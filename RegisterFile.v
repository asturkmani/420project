==> flow/design.v <==
module RegisterFile(Read_Data_1,Read_Data_2,Clock,Reset,WEn,Read_Adr_1,Read_Adr_2,Write_Adr,Write_Data);
  output    [31:0]  Read_Data_1,Read_Data_2;
  input     [31:0]  Write_Data;
  input     [4:0]   Read_Adr_1,Read_Adr_2,Write_Adr;
  input             Clock,Reset,WEn;
  reg       [31:0] Register_File [31:0];
  integer k;
  always @ (Reset)
  begin
  if (Reset==1)
    begin
      for (k=0; k<=31; k=k+1) begin
      Register_File[k]=0;
      end
    end  
  end
  assign Read_Data_1 = (WEn == 0)? Register_File[Read_Adr_1]:
                      (Write_Adr == Read_Adr_1) ? Write_Data:
                                   Register_File[Read_Adr_1];
  assign Read_Data_2 = (WEn == 0)? Register_File[Read_Adr_2]:
                      (Write_Adr == Read_Adr_2) ? Write_Data:
                                   Register_File[Read_Adr_2];
  always @ (posedge Clock) begin
    if(WEn) begin
	Register_File[Write_Adr] <= Write_Data;
	end
  end
endmodule
## Tool chain data of RegisterFile

Tool output for the design above, in the order of the flow.
Lines are those of the file above, counted from 1.
Operators: Yosys type, input widths -> output width; for muxes data width and select width s.
Library cell names are shortened.
The mark -- stands for no value.

- Design top: RegisterFile
- Clock: Clock
- Library: sky130hd
- Timing corner: tt_025C_1v80

## After elaboration

Counts by Yosys on the flattened word-level netlist (proc, flatten, opt, wreduce). Print and check cells are left out. Cells with the same type and inputs are merged into one.

- Output and inout bits: 64
- Memory bits (writable): 0
- Memories kept: 0
- Bits in read-only memories: 0
- Input bits: 50
- Flip-flop bits (word level): 0
- Bits in latches: 0
- Clocked read ports x word width: 0

- Reductions and logical operators: 4
- Multiply operators: 0
- Bitwise logic cells: 0
- Mux-type cells: 6
- Order comparisons: 0
- Eq/ne operators: 64
- Div/mod/pow operators: 0
- Shift operators: 0
- $add $sub $neg: 0

Operators by type and width:

| operator | count |
|---|---|
| $mux 32 | 6 |
| $eq 5x5->1 const B | 32 |
| $eq 5x4->1 const B | 16 |
| $reduce_or 32->1 | 2 |
| $eq 5x3->1 const B | 8 |
| $eq 5x2->1 const B | 4 |
| $eq 5x1->1 const B | 2 |
| $eq 5x5->1 | 2 |
| $logic_not 5->1 | 2 |

## Longest topological paths

Depth = most cells in a row (Yosys ltp): at word level without a register or memory, in the mapped netlist without a sequential cell, where the memories' decode and read muxes count.

- Word-level depth: 5
- ABC_AREA: 1
- Depth in mapped cells: 7

## After synthesis

The flow's flattened synthesis, as Yosys stat reports it; memories are mapped. The netlist is that of the ABC_AREA named above (0 if unset); the other value can give another one.
The area totals of this step are shown rounded.

Cells by type:

| cell | count |
|---|---|
| nor2_2 | 34 |
| nand2_1 | 56 |
| nor2_1 | 34 |
| buf_6 | 6 |
| inv_1 | 11 |
| nand3_2 | 2 |
| xnor2_1 | 2 |
| clkbuf_1 | 3 |
| inv_2 | 2 |

- Synthesis area: 716 um^2
- Buffer cells: 9
- Flip-flop cells: 0
- Cell count: 150
- Area of sequential cells: 0.0 um^2

## Worst setup path after synthesis

OpenSTA on the mapped netlist: ideal clock, no wires. The path of least setup slack (recovery checks aside). Input and output delay are each 20% of the period. Register names are those of the netlist, which keeps one name where synthesis merged equal registers.

- Path kind: input-to-output
- Start: in Write_Adr[3]
- End: out Read_Data_2[10]
- Period: 1380 ps
- Launch time at the first pin: 276 ps
- Arrival: 962 ps
- Stages: 7
- Data required time: 1104 ps
- Path delay: 686 ps
- Input delay: 276 ps
- Setup slack: 142 ps
- Path buffers: 1
- Output delay: 276 ps
- Synthesis period reached: 1238 ps

"path delay" is the arrival time less input delay plus setup time.
A path that ends at an output port has no setup time.
"stages": output pins that drive a net of the path, with the launching flip-flop's if there is one; two outputs of one cell count as two.
"synthesis period reached" is the clock period less the worst setup slack; recovery checks do not enter. This is arithmetic on one report: input and output delays are still those of the set period (20% each).
The rows between start and end are the longest chain of elaborated cells between them; the timing report does not say that the signal goes this way. Where chains are equally long, one stands for them.
A line is the first line of the expression or statement that the cell stems from. Yosys adds cells for indexed reads and writes and turns some case tables into memories.

- Cell sequence: inv_1 -> nand2_1 -> nand2_1 -> nor2_2 -> nand3_2 -> buf_6 -> nor2_1
- Cells in the longest elaborated chain: 3

RTL lines, path after synthesis:

| what | line | text |
|---|---|---|
| start, declared | 4 | `input     [4:0]   Read_Adr_1,Read_Adr_2,Write_Adr;` |
| $eq 5x5->1 | 21 | `(Write_Adr == Read_Adr_2) ? Write_Data:` |
| $mux 32 | 21 |  |
| $mux 32 | 20 | `assign Read_Data_2 = (WEn == 0)? Register_File[Read_Adr_2]:` |
| end, declared | 2 | `output    [31:0]  Read_Data_1,Read_Data_2;` |

Add stored flow runs of RegisterFile

module RegisterFile, platform sky130hd, 2 stored runs of the flow under differing settings, order arbitrary. Input and output delays are each 20% of the period that was set; the output load is 0.01 pF.

### Stored run 1

==> flow/run.sh <==
#!/bin/bash
# the make line also repeats the synthesis and layout settings of config.mk as NAME=value (left out here)
make -C /OpenROAD-flow-scripts/flow DESIGN_CONFIG=/design/flow/config.mk WORK_HOME=/design/flow/orfs CLKGATE_MAP_FILE= finish
==> flow/config.mk <==
export PLATFORM = sky130hd
export DESIGN_NAME = RegisterFile
export DESIGN_NICKNAME = RegisterFile
export VERILOG_FILES = /design/flow/design.v
export SDC_FILE = /design/flow/constraint.sdc
export NUM_CORES = 4
export LEC_CHECK = 0
export ABC_AREA = 1
export CAP_MARGIN = 20
export CORE_MARGIN = 8
export CORE_UTILIZATION = 35
export CTS_CLUSTER_DIAMETER = 195
export PLACE_DENSITY_LB_ADDON = 0.16
export SETUP_SLACK_MARGIN = 0.31
export SLEW_MARGIN = 30
==> flow/constraint.sdc <==
create_clock -name core_clock -period 1.99 [get_ports {Clock}]
set_input_delay 0.3980 -clock core_clock [delete_from_list [all_inputs] [get_ports {Clock}]]
set_output_delay 0.3980 -clock core_clock [all_outputs]
set_load 0.01 [all_outputs]

Outcome of stored run 1: not finished: placement ended with error FLW-0024

### Stored run 2

==> flow/run.sh <==
#!/bin/bash
# the make line also repeats the synthesis and layout settings of config.mk as NAME=value (left out here)
make -C /OpenROAD-flow-scripts/flow DESIGN_CONFIG=/design/flow/config.mk WORK_HOME=/design/flow/orfs CLKGATE_MAP_FILE= finish
==> flow/config.mk <==
export PLATFORM = sky130hd
export DESIGN_NAME = RegisterFile
export DESIGN_NICKNAME = RegisterFile
export VERILOG_FILES = /design/flow/design.v
export SDC_FILE = /design/flow/constraint.sdc
export NUM_CORES = 4
export LEC_CHECK = 0
export ABC_AREA = 0
export CAP_MARGIN = 20
export CORE_ASPECT_RATIO = 0.91
export CORE_MARGIN = 2
export CORE_UTILIZATION = 49
export CTS_CLUSTER_SIZE = 49
export GPL_TIMING_DRIVEN = 0
export MAX_ROUTING_LAYER = met4
export PLACE_DENSITY_LB_ADDON = 0.07
export SLEW_MARGIN = 20
==> flow/constraint.sdc <==
create_clock -name core_clock -period 1.36 [get_ports {Clock}]
set_input_delay 0.2720 -clock core_clock [delete_from_list [all_inputs] [get_ports {Clock}]]
set_output_delay 0.2720 -clock core_clock [all_outputs]
set_load 0.01 [all_outputs]

Outcome of stored run 2: not finished: placement ended with error FLW-0024
